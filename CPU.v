==> flow/design.v <==
module AC (data_bus_in, data_bus_out, ld_ac, pass_add, clk, a_side);
input [7:0] data_bus_in, data_bus_out;
input ld_ac, pass_add, clk;
output reg [7:0] a_side = 8'b00000000;
wire [7:0] mux_output;
assign mux_output = pass_add ? data_bus_out : data_bus_in;
always @(posedge clk) begin
	if(ld_ac)
		a_side = mux_output;
end
endmodule
module ALU(a_side, from_ir, pass_add, data_bus_out);
input [7:0] a_side, from_ir;
input pass_add;
output [7:0] data_bus_out;
assign data_bus_out = pass_add ? a_side + from_ir: a_side;
endmodule
module CPU (reset, clk, adr_bus, rd_mem, wr_mem, data_bus_in, data_bus_out);
input reset;
input clk;
input [7:0] data_bus_in;
output [5:0] adr_bus;
output rd_mem;
output wr_mem;
output [7:0]data_bus_out;
wire ir_on_adr, pc_on_adr, ld_ir, ld_ac, ld_pc, inc_pc, clr_pc, pass_add;
wire [1:0] op_code;
Controller cu (reset, clk, op_code, rd_mem, wr_mem, ir_on_adr, pc_on_adr,
				ld_ir,ld_ac, ld_pc, inc_pc, clr_pc, pass_add);
DataPath dp (clk, ir_on_adr, pc_on_adr, ld_ir, ld_ac, ld_pc, inc_pc, clr_pc, pass_add,
				adr_bus, op_code, data_bus_in, data_bus_out);
endmodule
module Controller (reset, clk, op_code, rd_mem, wr_mem, ir_on_adr, pc_on_adr, ld_ir, ld_ac, ld_pc, inc_pc, clr_pc, pass_add);
input reset, clk;
input [1:0] op_code;
output rd_mem, wr_mem, ir_on_adr, pc_on_adr, ld_ir, ld_ac, ld_pc;
output inc_pc, clr_pc, pass_add;
reg rd_mem, wr_mem, ir_on_adr, pc_on_adr, ld_ir, ld_ac;
reg ld_pc, inc_pc, clr_pc, pass_add;
reg [1:0] present_state, next_state;
always @(posedge clk) begin
    if (reset)
        present_state <= 2'b00;
    else
        present_state <= next_state;
end
always @(present_state, op_code) begin
    rd_mem=1'b0; wr_mem=1'b0; ir_on_adr=1'b0; pc_on_adr=1'b0; ld_ir=1'b0;
    ld_ac=1'b0; ld_pc=1'b0; inc_pc=1'b0; clr_pc=1'b0; pass_add=1'b0;
    case (present_state)
        2'b00 : begin
            next_state = 2'b01; clr_pc = 1'b1;
        end
        2'b01 : begin
            next_state = 2'b10; pc_on_adr=1'b1; rd_mem=1'b1; ld_ir=1'b1; inc_pc=1'b1;
        end
        2'b10 : begin
            next_state = 2'b11;
        end
        2'b11: begin
            next_state = 2'b01;
            case (op_code)
                2'b01 : begin
                    ir_on_adr=1'b1; rd_mem=1'b1; ld_ac=1'b1;
                end
                2'b10 : begin
                    ir_on_adr=1'b1; pass_add = 1'b0; wr_mem=1'b1;
                end
                2'b11 : ld_pc =1'b1;  
                2'b00 : begin
                    pass_add = 1'b1; ld_ac=1'b1;
                end
            endcase
        end
    endcase
end
endmodule
module IR (data_bus_in, ld_ir, clk, ir_out);
input [7:0] data_bus_in;
input ld_ir, clk;
output reg [7:0] ir_out;  
always @(posedge clk) begin
	if (ld_ir)
		ir_out <= data_bus_in;
end
endmodule
module PC (pc_in, ld_pc, inc_pc, clr_pc, clk, pc_out);
input [5:0] pc_in;
input ld_pc, inc_pc, clr_pc, clk;
output reg [5:0] pc_out;
wire internal_pc;
assign internal_pc = ld_pc ? pc_in : clr_pc ? 6'b0 : inc_pc ? pc_out + 1 : pc_out;
always @(posedge clk) begin
	pc_out <= internal_pc;
end
endmodule
module DataPath (clk, ir_on_adr, pc_on_adr, ld_ir, ld_ac, ld_pc, inc_pc, clr_pc, pass_add, adr_bus, op_code, data_bus_in, data_bus_out);
input clk, ir_on_adr, pc_on_adr, ld_ir, ld_ac, ld_pc, inc_pc, clr_pc, pass_add;
output [5:0] adr_bus;
output [1:0] op_code;
input [7:0] data_bus_in;
output [7:0] data_bus_out;
wire [7:0] ir_out;
wire [5:0] pc_out;
wire [7:0] a_side;
IR ir (data_bus_in, ld_ir, clk, ir_out);
PC pc (ir_out[5:0], ld_pc, inc_pc, clr_pc, clk, pc_out);
AC ac (data_bus_in,data_bus_out, ld_ac,pass_add, clk, a_side);
ALU alu (a_side, {2'b00, ir_out[5:0]}, pass_add, data_bus_out);
assign adr_bus = ir_on_adr ? ir_out[5:0] : pc_on_adr ? pc_out : 6'b0;
assign op_code = ir_out[7:6];
endmodule
Tool chain data of CPU. Tool output for the design above, in the order of the flow. Line numbers count from 1 in the design file above. Operators: Yosys type, input widths -> output width; for muxes data width and select width s. Library cell names are shortened. Not given: --

Top: CPU. Clock port: clk. Standard-cell library: sky130hd. Corner: tt_025C_1v80.

After elaboration. Counts by Yosys on the flattened word-level netlist (proc, flatten, opt, wreduce; memories kept). Register bits leave out memories and registers merged into their read ports (data or address). Print and check cells are left out. Cells with the same type and inputs are merged into one.

The figure for flip-flop bits (word level) is 19. The entry for input port bits reads 10. For output and inout port bits the number is 16. The entry for cells after elaboration reads 50.

For add/sub/neg operators the number is 2. Under equal/unequal tests stands 6. For muxes and demuxes the number is 22. Reduce/logical cells: 16.

Operator list (number): $pmux 1 s2 (13); $reduce_or 3->1 (7); $mux 8 (2); $reduce_or 2->1 (6); $eq 2x2->1 const B (4); $add 8x6->8 (1); $pmux 2 s3 (1); $mux 6 (1); $eq 2x1->1 const B (2); $logic_not 2->1 (2); $mux 1 (4); $reduce_bool 3->1 (1); $pmux 1 s3 (1); $add 1x1->1 const B (1).

Logic depth. Yosys ltp: most cells in a row. Word level: on the elaborated netlist, between registers, memories and ports. Mapped: between sequential cells and ports; inverters and the memories' decode and read muxes count.

For depth after elaboration the number is 6. The figure for ABC_AREA is 1. Gate-level depth with buffers: 12.

After synthesis. Source: synth_stat.txt of the flow (Yosys; design flattened, memories mapped). It holds for the ABC_AREA given above (unset counts as 0); a run with the other value may have another netlist.

Under standard cells after synthesis stands 155. The figure for synthesis area is 0.0012637 mm^2. The entry for sequential area reads 0.0005906 mm^2. Flip-flops: 21.

Cells by type: edfxtp_1 (number 17, total area 510.49 um^2); nand2_1 (number 57, total area 213.955 um^2); ha_1 (number 10, total area 125.12 um^2); inv_1 (number 26, total area 97.594 um^2); dfxtp_1 (number 4, total area 80.077 um^2); nor2_1 (number 11, total area 41.29 um^2); nand3_1 (number 7, total area 35.034 um^2); buf_6 (number 2, total area 22.522 um^2); a21oi_1 (number 4, total area 20.019 um^2); fa_1 (number 1, total area 20.019 um^2); o21ai_0 (number 4, total area 20.019 um^2); nand3b_1 (number 2, total area 15.014 um^2); nand3_2 (number 1, total area 10.01 um^2); o21ai_1 (number 2, total area 10.01 um^2); xnor2_1 (number 1, total area 8.758 um^2); nand2_2 (number 1, total area 6.256 um^2); o22ai_1 (number 1, total area 6.256 um^2); or2_1 (number 1, total area 6.256 um^2).

Not listed: further types 3, cells in them 3.

Worst setup path after synthesis. OpenSTA on the mapped netlist: ideal clock, no wires. The path of least setup slack (recovery checks aside). Input and output delay are each 20% of the period. Register names are those of the netlist, which keeps one name where synthesis merged equal registers.

Path kind: register to output. From: register dp.ir.ir_out[0]. To: output data_bus_out[6]. Under period stands 2440 ps. For external output delay the number is 488 ps. The entry for arrival time reads 1505 ps. Under data required time stands 1952 ps. The entry for setup slack reads 447 ps. The entry for delay of the path reads 1505 ps. Under stages on the path stands 13. The figure for buffers on the path is 0. Under synthesis period reached stands 1993 ps.

"delay of the path" is the arrival time less input delay plus setup time. At an output port there is no setup time. "stages on the path": output pins that drive a net of the path, with the launching flip-flop's if there is one; two outputs of one cell count as two. "synthesis period reached" = period - worst setup slack (recovery checks aside). The figure is calculated, with input and output delays left at 20% of the set period. The rows between start and end are the longest chain of elaborated cells between them; the timing report does not say that the signal goes this way. Where chains are equally long, one stands for them. Each line given opens the expression or statement behind the cell; cells for indexed reads and writes are added by Yosys, which also makes memories of some case tables.

Cell sequence: edfxtp_1 > ha_1 > inv_1 > fa_1 > inv_1 > nand2_1 > nand2_1 > nand3b_1 > nand2_1 > nand2_1 > nand2_1 > nand2_1 > nand2_1. Length of the longest elaborated chain: 2. Elaborated cells between the ends (all ways): 2. Under source lines of those cells stands 1. Classes of those cells: add/sub (1); mux (1).

Ends and longest elaborated chain, after synthesis: from (decl) (RTL line 81) `output reg [7:0] ir_out;`; from (assign) (RTL line 84) `ir_out <= data_bus_in;`; $add 8x6->8 (RTL line 16) `assign data_bus_out = pass_add ? a_side + from_ir: a_side;`; $mux 8 (RTL line 16); to (decl) (RTL line 25) `output [7:0]data_bus_out;`.

Path in the finished layout. Path of least setup slack in the final report of record 1 (OpenROAD, finished layout, wires in). Where an end is a register, its clock arrival counts in the times. The path's times are printed in steps of 10 ps; the period is the one set.

Path kind: register to output. From: register dp.ir.ir_out[0]. To: output data_bus_out[1]. Under period stands 2580 ps. For external output delay the number is 520 ps. The entry for arrival time reads 2000 ps. Under data required time stands 2060 ps. The entry for setup slack reads 60 ps. Under stages on the path stands 7. The figure for buffers on the path is 1.

The rows between start and end are the longest chain of elaborated cells between them; the timing report does not say that the signal goes this way. Where chains are equally long, one stands for them.

Cell sequence: edfxtp_1 > ha_2 > inv_2 > fa_2 > or2_2 > o21ai_1 > buf_2. Length of the longest elaborated chain: 2. Elaborated cells between the ends (all ways): 2. Under source lines of those cells stands 1. Classes of those cells: add/sub (1); mux (1).

Ends and longest elaborated chain, after layout: from (decl) (RTL line 81) `output reg [7:0] ir_out;`; from (assign) (RTL line 84) `ir_out <= data_bus_in;`; $add 8x6->8 (RTL line 16) `assign data_bus_out = pass_add ? a_side + from_ir: a_side;`; $mux 8 (RTL line 16); to (decl) (RTL line 25) `output [7:0]data_bus_out;`.

Settings and measured results of 2 stored flow runs for module CPU (sky130hd), not sorted in any way. The constraints put input and output delay at 20% of the set period each and load the outputs with 0.01 pF. "clock period reached" means the clock period less the worst setup slack. The figure is calculated, with input and output delays left at 20% of the set period. By "time of the worst setup path" is meant the share of the clock period that the worst setup path is allowed (20% is reserved at inputs, 20% at outputs), minus its slack. Clock arrival times at its registers enter into it. "time of the worst setup path" is given in steps of 10 ps.

Record 1 has these settings: period_ns 2.58; CORE_UTILIZATION 43; PLACE_DENSITY_LB_ADDON 0.06; CORE_ASPECT_RATIO 1.36; CORE_MARGIN 6; ABC_AREA 1; MIN_ROUTING_LAYER met2; MAX_ROUTING_LAYER met5; CAP_MARGIN 20; SLEW_MARGIN 20. The total die area reads 0.0043992 mm^2. The time of the worst setup path reads 2000 ps. Critical path kind: register to output. The setup slack of the critical path comes to 63 ps. The clock period reached reads 2517 ps. For the total negative setup slack the run shows 0 ps. The measured synthesis area is 0.0012637 mm^2. For the utilization in the final report the run shows 64.5 %.

Record 2 has these settings: period_ns 1.74; CORE_UTILIZATION 29; SETUP_SLACK_MARGIN 0.19; PLACE_DENSITY_LB_ADDON 0.15; CORE_MARGIN 3; CELL_PAD_IN_SITES_DETAIL_PLACEMENT 1; TNS_END_PERCENT 80; CTS_CLUSTER_SIZE 10; CTS_CLUSTER_DIAMETER 227; CAP_MARGIN 20; SLEW_MARGIN 30; MIN_ROUTING_LAYER met1. The total die area reads 0.0054819 mm^2. The time of the worst setup path reads 2100 ps. Critical path kind: register to output. The setup slack of the critical path comes to -711 ps. The clock period reached reads 2451 ps. For the total negative setup slack the run shows -5285 ps. The measured synthesis area is 0.0013425 mm^2. For the utilization in the final report the run shows 53.7 %.
